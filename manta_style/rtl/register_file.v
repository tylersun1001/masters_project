==> flow/design.v <==
module register_file(
    input clk,
    input [3:0]    rd_1,
    input [3:0]    rd_2,
    input [3:0]    wr,
    input [15:0]    wr_data,
    input           wr_en,
    output reg [15:0] rd_1_data,
    output reg [15:0] rd_2_data
);
    reg [15:0] gpr [15:0];
    always @(posedge clk) begin
        rd_1_data <= gpr[rd_1];
        rd_2_data <= gpr[rd_2];
        if (wr_en == 1'b1 && wr != 4'd0) begin
            gpr[wr] <= wr_data;
        end
        gpr[4'd0] <= 16'd0;
    end
endmodule
== Step by step through the tools: register_file ==
Tool output for the design above, in the order of the flow.
Line numbers count from 1 in the design file above.
Library cell names are shortened.
A cell with -- has no value.

* Top: register_file
* Clock input: clk
* Cell library: sky130hd
* Library corner: tt_025C_1v80

== Word level ==
Source: Yosys, flattened and elaborated, memories not mapped. Widths are those after wreduce; folded enables and synchronous resets count as part of the registers. Registers that Yosys merges into a memory's read port (data or address) are not register bits. Print and check cells do not count. Equal cells are merged and count once.
Memory sizes are those after Yosys's memory passes, which may raise the word count (mostly to a power of two), join words into wider ones and drop unused or constant bits.

* Output and inout port bits: 32
* Clocked read ports x word width: 32
* Bits in writable memories: 256
* Elaborated cells: 6
* Memory cells: 1
* Bits of input ports: 30
* Register bits after elaboration: 0

{| class="wikitable"
|+ Memories
! memory !! depth !! bits a word !! rd ports !! wr ports !! line !! source
|-
| gpr || 16 || 16 || 2 || 2 || 11 || <nowiki>reg [15:0] gpr [15:0];</nowiki>
|}

* Reductions and logical operators: 2
* Multiplexer cells: 3

{| class="wikitable"
|+ Operators with widths
! cell !! count
|-
| two-way mux 16 bit || 1
|-
| nonzero test 4 bit || 1
|-
| two-way mux 4 bit || 1
|-
| logical AND 1 bit || 1
|-
| two-way mux 1 bit || 1
|}

== Depth ==
Depth = most cells in a row (Yosys ltp): at word level without a register or memory, in the mapped netlist without a sequential cell, where the memories' decode and read muxes count.

* Word-level depth: 3
* ABC_AREA: 1
* Depth in mapped cells: 9
* Depth with buffers taken out: 6

== Mapped cells and area ==
Source: synth_stat.txt of the flow (Yosys; design flattened, memories mapped). It holds for the ABC_AREA given above (unset counts as 0); a run with the other value may have another netlist.
Totals and module areas in this step are rounded.

{| class="wikitable"
|+ Cells by type
! cell !! count !! area in all (µm²)
|-
| edfxtp_1 || 240 || 7.21E+03
|-
| nand3_1 || 418 || 2.09E+03
|-
| nand2_1 || 518 || 1.94E+03
|-
| inv_1 || 233 || 874.589
|-
| dfxtp_1 || 32 || 640.614
|-
| buf_2 || 49 || 245.235
|-
| buf_6 || 20 || 225.216
|-
| buf_4 || 12 || 90.086
|-
| nor2_1 || 17 || 63.811
|-
| clkbuf_1 || 12 || 45.043
|-
| nor2_4 || 2 || 22.522
|-
| inv_4 || 2 || 12.512
|-
| buf_1 || 3 || 11.261
|}

* Flip-flop cells: 272
* Cell count: 1558
* Buffer cells: 96
* Area of sequential cells: 7800 µm²
* Chip area (Yosys): 13000 µm²

== Path before layout ==
Path of least setup slack by OpenSTA after synthesis, without wires, with an ideal clock, recovery checks aside; 20% of the period is set as input and as output delay. Where synthesis merged equal registers, the netlist keeps one of their names.

* Path type: input to register
* From: input port wr[2]
* To: memory gpr[4][0]
* Data arrival time: 1412 ps
* Setup time: 388 ps
* External input delay: 512 ps
* Clock period: 2560 ps
* Delay of the path: 1288 ps
* Driving pins on the path: 4
* Data required time: 2172 ps
* Setup slack: 759 ps
* Launch time at the first pin: 512 ps
* Path buffers: 0
* Synthesis period reached: 1801 ps

"delay of the path" is the arrival time less input delay plus setup time.
"driving pins on the path": output pins that drive a net of the path, with the launching flip-flop's if there is one; two outputs of one cell count as two.
"synthesis period reached" = period - worst setup slack (recovery checks aside). The figure is calculated, with input and output delays left at 20% of the set period.
The rows between start and end are the longest chain of elaborated cells between them; the timing report does not say that the signal goes this way. Where chains are equally long, one stands for them.
Each line given opens the expression or statement behind the cell; cells for indexed reads and writes are added by Yosys, which also makes memories of some case tables.
Only ways into the end's enable, where the timed path ends, are counted here.

* Cell sequence: inv_1 -> nor2_1 -> nand2_1 -> nor2_1
* Cells in the longest elaborated chain: 3
* Elaborated cells on any way between the ends: 4
* RTL lines with such cells: 1
* Classes of those cells: 2 x mux; 2 x reduce/logical

{| class="wikitable"
|+ RTL lines, path after synthesis
! element !! line !! source
|-
| start: declaration || 5 || <nowiki>input [3:0]    wr,</nowiki>
|-
| nonzero test 4 bit || 15 || <nowiki>if (wr_en == 1'b1 && wr != 4'd0) begin</nowiki>
|-
| logical AND 1 bit || 15 ||
|-
| two-way mux 4 bit || 15 ||
|-
| end: declaration || 11 || <nowiki>reg [15:0] gpr [15:0];</nowiki>
|}

== Worst path after layout ==
Path of least setup slack in the final report of job 1 (OpenROAD, finished layout, wires in). Where an end is a register, its clock arrival counts in the times.
The report prints the path's times to 10 ps; the period is as set.

* Path type: register to output
* From: register rd_2_data[5]
* To: output port rd_2_data[5]
* Clock period: 3280 ps
* Data arrival time: 1550 ps
* External output delay: 660 ps
* Setup slack: 1070 ps
* Launch time at the first pin: 510 ps
* Data required time: 2620 ps
* Path buffers: 1
* Driving pins on the path: 2

* Cell sequence: dfxtp_1 -> clkdlybuf4s50_1
* Cells in the longest elaborated chain: 0
* Elaborated cells on any way between the ends: 0
* RTL lines with such cells: 0

{| class="wikitable"
|+ RTL lines, path after layout
! element !! line !! source
|-
| start: declaration || 9 || <nowiki>output reg [15:0] rd_2_data</nowiki>
|-
| end: declaration || 9 ||
|}

Settings and measured results of 2 stored flow runs for module register_file (sky130hd), not sorted in any way. The constraints put input and output delay at 20% of the set period each and load the outputs with 0.01 pF.
"period reached" means the clock period less the worst setup slack. The figure is calculated, with input and output delays left at 20% of the set period.
"critical setup path time" means the part of the period allowed to the worst setup path (the constraints hold back 20% at inputs and 20% at outputs) less its slack; where the path has registers, the arrival times of their clocks count too.
"power consumption" is the tool's figure for a default switching activity; nothing was simulated.
"critical setup path time" is given in steps of 10 ps.
Results are given in rounded form.

=== Job 1 ===
{| class="wikitable"
! Setting !! Value
|-
| period_ns || 3.28
|-
| CORE_UTILIZATION || 53
|-
| SETUP_SLACK_MARGIN || 0.47
|-
| PLACE_DENSITY_LB_ADDON || 0.29
|-
| CELL_PAD_IN_SITES_GLOBAL_PLACEMENT || 0
|-
| ABC_AREA || 1
|-
| CTS_CLUSTER_SIZE || 40
|-
| CTS_CLUSTER_DIAMETER || 332
|-
| MIN_ROUTING_LAYER || met2
|-
| MAX_ROUTING_LAYER || met5
|-
| CAP_MARGIN || 20
|-
| CORE_MARGIN || 2
|-
| SLEW_MARGIN || 20
|-
! Result !! Value
|-
| Total negative setup slack || 0 ps
|-
| Critical setup path time || 1550 ps
|-
| Class of the worst setup path || register to output
|-
| Final design utilization || 58 %
|-
| Power consumption || 6500 µW
|-
| Chip area after synthesis (Yosys) || 13000 µm²
|-
| Standard-cell area after layout || 15000 µm²
|-
| Period reached || 2210 ps
|-
| Smallest setup slack || 1100 ps
|-
| Post-route worst hold slack || 640 ps
|-
| Die size || 27000 µm²
|}

=== Job 2 ===
{| class="wikitable"
! Setting !! Value
|-
| period_ns || 1.46
|-
| CORE_UTILIZATION || 25
|-
| PLACE_DENSITY_LB_ADDON || 0.14
|-
| HOLD_SLACK_MARGIN || 0.16
|-
| CORE_ASPECT_RATIO || 1.0
|-
| CTS_CLUSTER_SIZE || 99
|-
| CTS_CLUSTER_DIAMETER || 396
|-
| MIN_ROUTING_LAYER || met1
|-
| CAP_MARGIN || 20
|-
| CORE_MARGIN || 2
|-
| SLEW_MARGIN || 20
|-
! Result !! Value
|-
| Total negative setup slack || -580 ps
|-
| Critical setup path time || 1540 ps
|-
| Class of the worst setup path || register to register
|-
| Final design utilization || 31 %
|-
| Power consumption || 14000 µW
|-
| Chip area after synthesis (Yosys) || 12000 µm²
|-
| Standard-cell area after layout || 15000 µm²
|-
| Period reached || 1544 ps
|-
| Smallest setup slack || -84 ps
|-
| Post-route worst hold slack || 230 ps
|-
| Die size || 49000 µm²
|}
